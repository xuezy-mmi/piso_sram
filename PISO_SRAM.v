==> flow/design.v <==
`timescale 1ns/1ps
module FIFO#(
    parameter width = 32,
    parameter depth = 64,
    parameter ptr_w = 6
)
(
    clk, rstn,
    rd_en, wrt_en,
    data_in,
    read_ready,
    data_out,
    full, empty,
    out_valid,
    almost_full,
    almost_empty
);
input clk, rstn;
input rd_en, wrt_en;
input [width-1 : 0] data_in;
input read_ready;
output [width-1 : 0] data_out;
output full, empty;
output out_valid;
output almost_full, almost_empty;
reg full, empty, almost_full, almost_empty;
reg [width-1 : 0] sram_mem [0 : depth-1];
reg [ptr_w-1 : 0] waddr, raddr;
assign data_out = (rd_en & !empty & read_ready) ? sram_mem[raddr] : 0;
assign out_valid = rd_en & !empty & read_ready;
integer i;
always@(posedge clk or negedge rstn) begin
    if(!rstn) begin
        for(i = 0; i < depth; i=i+1)begin
            sram_mem[i] <= 'b0;
        end
    end
    else begin
        if((wrt_en & !full) || (full & wrt_en & rd_en))begin
            sram_mem[waddr] <= data_in;
        end
    end
end
always @(posedge clk or negedge rstn) begin
    if(!rstn)begin
        raddr <= 'b0;
    end
    else begin
        if(rd_en & !empty & read_ready) begin
            raddr <= raddr +'b1;
        end
    end
end
always @(posedge clk or negedge rstn) begin
    if(!rstn) begin
        waddr <= 'b0;
    end
    else begin
        if((wrt_en & !full) || (full & wrt_en & rd_en)) begin
            waddr <= waddr + 'b1;
        end
    end
end
always @(posedge clk or negedge rstn) begin
    if(!rstn) begin
        full <= 'b0;
    end
    else begin
        if((wrt_en & !rd_en) && (waddr == raddr - 'b1)) begin 
            full <= 'b1;
        end
        else if((wrt_en & !rd_en) && (waddr == depth-1) && (raddr == 0)) begin 
            full <= 'b1;
        end
        else if(full & rd_en & !wrt_en) begin 
            full <= 'b0;
        end
    end
end
always @(posedge clk or negedge rstn) begin
    if(!rstn) begin
        empty <= 'b1;
    end
    else begin
        if((rd_en & !wrt_en) && (raddr == waddr - 'b1)) begin 
            empty <= 'b1;
        end
        if((rd_en & !wrt_en) && (raddr == depth-1) && (waddr == 'b0)) begin 
            empty <= 'b1;
        end
        else if(wrt_en & empty) begin 
            empty <= 'b0;
        end
    end
end
always @(posedge clk or negedge rstn) begin
    if(!rstn) begin
        almost_full <= 'b0;
    end
    else begin
        if((wrt_en & !rd_en) && (waddr == raddr - 2'b10)) begin 
            almost_full <= 'b1;
        end
        else if(almost_full & rd_en & !wrt_en & (waddr == raddr - 'b1)) begin 
            almost_full <= 'b0;
        end
    end
end
always @(posedge clk or negedge rstn) begin
    if(!rstn) begin
        almost_empty <= 'b1;
    end
    else begin
        if((rd_en & !wrt_en) && (raddr == waddr- 2'b10)) begin 
            almost_empty <= 'b1;
        end
        else if(almost_empty & wrt_en & !rd_en & (raddr == waddr - 'b1)) begin 
            almost_empty <= 'b0;
        end
    end
end
endmodule
`timescale 1ns/1ps
module PISO_SRAM#(
    parameter width = 32,
    parameter depth = 64,
    parameter ptr_w = 6
)
(
    clk, rstn,
    rd_en, wrt_en,
    data_in,
    data_out,
    full, empty,
    out_valid,
    read_ready
);
input clk, rstn;
input rd_en, wrt_en;
input [width-1 : 0] data_in;
output data_out;
output full, empty;
output out_valid;
output read_ready;
wire [width-1 : 0] trans_data;
wire trans_valid;
FIFO fifo0(
    .clk(clk), 
    .rstn(rstn),
    .rd_en(rd_en), 
    .wrt_en(wrt_en),
    .data_in(data_in),
    .read_ready(read_ready),
    .data_out(trans_data),
    .full(full), 
    .empty(empty),
    .out_valid(trans_valid),
    .almost_full(),
    .almost_empty());
serial_out so1(
    .clk(clk), .rstn(rstn),
    .rd_en(trans_valid),
    .data_in(trans_data),
    .data_out(data_out),
    .read_ready(read_ready),
    .data_valid(out_valid)
);
endmodule
`timescale 1ns/1ps
module serial_out#(
    parameter width = 32,
    parameter count_w = 5
)
(
    clk, rstn,
    rd_en,
    data_in,
    data_out,
    read_ready,
    data_valid
);
input clk ,rstn;
input [width-1 : 0] data_in;
input rd_en;
output data_out;
output read_ready;
output data_valid;
reg [width-1 : 0] data_reg;
reg [count_w-1 : 0] count;
reg data_valid;
reg read_ready;
integer i;
always@(posedge clk or negedge rstn) begin
    if(!rstn) begin
        count <= 'b0;
        data_reg <= 'b0;
        data_valid <= 'b0;
        read_ready <= 'b1;
    end
    else begin
        if(count == 'd31) begin
            data_valid <= 'b0;
            read_ready <= 'b1;
            count <= 'b0;
        end
        else begin
            if(rd_en & read_ready) begin
                data_valid <= 'b1;
                read_ready <= 'b0;
                data_reg <= data_in;
                count <= 'b0;
            end
            if(data_valid) begin
                count <= count + 'b1;
                data_reg <= data_reg >> 1;
            end
        end
    end
end
assign data_out = data_valid ? data_reg[0] : 0;
endmodule
**Reports on PISO_SRAM**

Tool output for the design above, in the order of the flow.
Line numbers count from 1 in the design file above.
Cell names lack the library's common part.
Not given: -

- Design top: PISO_SRAM
- Clock port: clk
- Library: sky130hd
- Timing corner: tt_025C_1v80

**Word-level counts**

Yosys after proc, flatten, opt, wreduce and memory -nomap, before mapping. Print and check cells are not counted. Equal cells are merged and count once.

- Reductions and logical operators: 83
- Bitwise logic cells: 12
- Mux-type cells: 18
- $add $sub $neg: 5
- Eq/ne operators: 129

Operator list:

| operator | count |
|---|---|
| 32-bit case mux with 64-bit select | 1 |
| 6-bit equality test (second input constant) | 64 |
| 6-bit by 5-bit equality test with 1-bit output (second input constant) | 32 |
| 2-bit AND reduction | 65 |
| 6-bit by 4-bit equality test with 1-bit output (second input constant) | 16 |
| 32-bit two-way mux | 3 |
| 6-bit by 32-bit equality test with 1-bit output | 2 |
| 6-bit by 3-bit equality test with 1-bit output (second input constant) | 8 |
| 6-bit by 2-bit equality test with 1-bit output (second input constant) | 4 |
| 5-bit two-way mux | 3 |
| 6-bit by 1-bit subtractor with 7-bit output (second input constant) | 2 |
| 6-bit by 1-bit adder with 6-bit output (second input constant) | 2 |
| 6-bit by 1-bit equality test with 1-bit output (second input constant) | 2 |
| 6-bit zero test | 2 |
| 1-bit bitwise AND | 11 |
| 1-bit two-way mux | 11 |
| 3-bit nonzero test | 3 |
| 1-bit logical AND | 6 |
| 5-bit by 1-bit adder with 5-bit output (second input constant) | 1 |
| 5-bit equality test (second input constant) | 1 |
| 1-bit zero test | 4 |
| 2-bit nonzero test | 2 |
| 1-bit logical OR | 1 |
| 1-bit inverter | 1 |

- Input bits: 36
- Output and inout port bits: 5
- Word-level cells: 319
- Bits in registers: 2,101

**Logic depth**

Longest topological path by Yosys (ltp), each cell counted once; first at word level (registers and memories cut), then after technology mapping (sequential cells cut; the memories' decode and read muxes count).

- Depth after elaboration: 7
- ABC_AREA: 0
- Depth in mapped cells: 13
- Gate-level depth less buffers: 9

**Mapped cells and area**

Source: synth_stat.txt of the flow (Yosys; design flattened, memories mapped). It holds for the ABC_AREA given above (unset counts as 0); a run with the other value may have another netlist.

Cells by type:

| cell | count | area in all (um2) |
|---|---|---|
| dfrtp_1 | 2,099 | 5.25E+04 |
| mux2_2 | 2,068 | 2.33E+04 |
| a22oi_1 | 675 | 5,067.36 |
| and3_1 | 300 | 1,876.8 |
| clkbuf_1 | 448 | 1.68E+03 |
| a2111oi_0 | 97 | 849.565 |
| nand3_1 | 157 | 785.754 |
| buf_1 | 184 | 690.662 |
| nand4_1 | 105 | 656.88 |
| a221oi_1 | 56 | 490.47 |
| or4_1 | 56 | 420.403 |
| nand2_1 | 107 | 401.635 |
| nor2_1 | 107 | 401.635 |
| buf_2 | 60 | 300.288 |
| a21oi_1 | 48 | 240.23 |
| a22o_1 | 26 | 227.718 |
| a32oi_1 | 24 | 210.202 |
| a2bb2oi_1 | 23 | 201.443 |

Not listed: further types 45, cells in them 283.

- Mapped cells: 6,923
- Mapped flip-flops: 2,101
- Area of sequential cells: 0.0525779 mm2
- Chip area (Yosys): 0.0924161 mm2
- Buffers: 697

By module: a second synthesis without flattening, with its own total; a netlist apart from the flattened one above.

- Cell total of the unflattened synthesis: 6,850
- Area (unflattened synthesis): 0.0920295 mm2

Each row is one instance without its submodules.

Modules:

| module | area (mm2) | instances | sequential area (mm2) | cells |
|---|---|---|---|---|
| FIFO | 0.0900714 | 1 | 0.051652 | 6,713 |
| serial_out | 0.0019581 | 1 | 0.0009772 | 137 |
| PISO_SRAM | 0 | 1 | 0 | 0 |

**Timing after synthesis**

Path of least setup slack by OpenSTA after synthesis, without wires, with an ideal clock, recovery checks aside; 20% of the period is set as input and as output delay. Where synthesis merged equal registers, the netlist keeps one of their names.

- Path kind: input -> register
- Start: input rd_en
- End: register fifo0.sram_mem[32][10]
- Path buffers: 3
- Input delay: 1.228 ns
- Period: 6.14 ns
- Launch time at the first pin: 1.228 ns
- Library setup time: 0.125 ns
- Slack: 3.057 ns
- Delay of the path: 1.855 ns
- Stages on the path: 8
- Required time: 6.015 ns
- Data arrival time: 2.958 ns
- Synthesis period reached: 3.083 ns

"delay of the path" = arrival - input delay + setup time.
"stages on the path" counts driving pins, that of a launching flip-flop among them; a cell with two outputs on the path counts twice.
"synthesis period reached" is the clock period less the worst setup slack; recovery checks do not enter. This is arithmetic on one report: input and output delays are still those of the set period (20% each).
The rows between start and end are the longest chain of elaborated cells between them; the timing report does not say that the signal goes this way. Where chains are equally long, one stands for them.
Each line given opens the expression or statement behind the cell; cells for indexed reads and writes are added by Yosys, which also makes memories of some case tables.

- Cells stage by stage: o21ai_1 > inv_1 > and3_1 > clkbuf_1 > clkbuf_1 > nand2_1 > buf_2 > mux2_2
- Length of the longest elaborated chain: 3
- Elaborated cells on any way between the ends: 3
- Those cells by class: logic: 1; reduce/logical: 2

RTL lines, path post-synthesis:

| item | line | text |
|---|---|---|
| start: declaration | 139 | `input rd_en, wrt_en;` |
| 1-bit bitwise AND | 39 | `if((wrt_en & !full) \|\| (full & wrt_en & rd_en))begin` |
| 1-bit logical OR | 39 |  |
| 2-bit AND reduction | - |  |
| end: assignment | 35 | `sram_mem[i] <= 'b0;` |
| end: assignment | 40 | `sram_mem[waddr] <= data_in;` |
| end: declaration | 27 | `reg [width-1 : 0] sram_mem [0 : depth-1];` |

**Timing after layout**

Path of least setup slack in the final report of flow run A (OpenROAD, finished layout, wires in). Where an end is a register, its clock arrival counts in the times.

- Path kind: register -> register
- Start: register fifo0.raddr[0]
- End: register so1.data_reg[29]
- Stages on the path: 11
- Library setup time: 0.18 ns
- Required time: 5.03 ns
- Launch time at the first pin: 0.89 ns
- Data arrival time: 5.46 ns
- Period: 4.3 ns
- Path buffers: 1
- Slack: -0.43 ns

The rows between start and end are the longest chain of elaborated cells between them; the timing report does not say that the signal goes this way. Where chains are equally long, one stands for them.
At most two assigning lines are given for a register; there are more.

- Cells stage by stage: dfrtp_1 > inv_1 > ha_1 > and3b_1 > o21ai_0 > a21oi_1 > or3_1 > nor4_2 > buf_4 > a221oi_1 > a21oi_1
- Length of the longest elaborated chain: 5
- Elaborated cells on any way between the ends: 68
- Those cells by class: eq/ne: 63; mux: 4; reduce/logical: 1

RTL lines, path post-layout:

| item | line | text |
|---|---|---|
| start: declaration | 28 | `reg [ptr_w-1 : 0] waddr, raddr;` |
| start: assignment | 46 | `raddr <= 'b0;` |
| start: assignment | 50 | `raddr <= raddr +'b1;` |
| 6-bit equality test | 29 | `assign data_out = (rd_en & !empty & read_ready) ? sram_mem[raddr] : 0;` |
| 32-bit case mux with 64-bit select | 29 |  |
| 32-bit two-way mux | 29 |  |
| 32-bit two-way mux | 207 | `if(rd_en & read_ready) begin` |
| 32-bit two-way mux | 213 | `if(data_valid) begin` |
| end: assignment | 210 | `data_reg <= data_in;` |
| end: assignment | 215 | `data_reg <= data_reg >> 1;` |
| end: declaration | 188 | `reg [width-1 : 0] data_reg;` |

Ticket comment

Module PISO_SRAM, platform sky130hd: 2 stored runs of the flow (Yosys, OpenROAD) with differing settings, in no particular order. Input and output delays are each 20% of the period that was set; the output load is 0.01 pF.
"reached clock period" = clock period - worst setup slack. The figure is calculated, with input and output delays left at 20% of the set period.
"allowed time less slack (worst setup path)": the worst setup path's part of the clock period (all of it between registers, 20% less for each end at a port) less its slack. A launch clock that arrives late makes it longer, a capture clock that arrives late makes it shorter.
"total power of the final layout" is the tool's figure for a default switching activity; nothing was simulated.
Settings: n/a = not set for that run.

| item | flow run A | flow run B |
|---|---|---|
| period_ns | 4.3 | 5.65 |
| CORE_UTILIZATION | 28 | 40 |
| SETUP_SLACK_MARGIN | -0.19 | n/a |
| CORE_ASPECT_RATIO | 1.11 | n/a |
| CELL_PAD_IN_SITES_DETAIL_PLACEMENT | 1 | n/a |
| TNS_END_PERCENT | 35 | n/a |
| GPL_TIMING_DRIVEN | 1 | n/a |
| MAX_ROUTING_LAYER | met5 | n/a |
| CAP_MARGIN | 20 | 20 |
| CORE_MARGIN | 2 | 2 |
| SLEW_MARGIN | 20 | 20 |
| total power of the final layout (mW) | 66.548 | 49.487 |
| setup slack of the worst path (ns) | -0.428 | 0.860 |
| area of the die (mm2) | 0.334674 | 0.2349 |
| final design utilization | 0.327 | 0.454 |
| reached clock period (ns) | 4.728 | 4.790 |
| allowed time less slack (worst setup path) (ns) | 4.73 | 4.79 |
| kind of the worst setup path | register -> register | register -> register |
| chip area after synthesis (Yosys) (mm2) | 0.0924161 | 0.0924161 |
| setup TNS (ns) | -1.996 | 0.000 |
| standard-cell area after layout (mm2) | 0.107501 | 0.10436 |
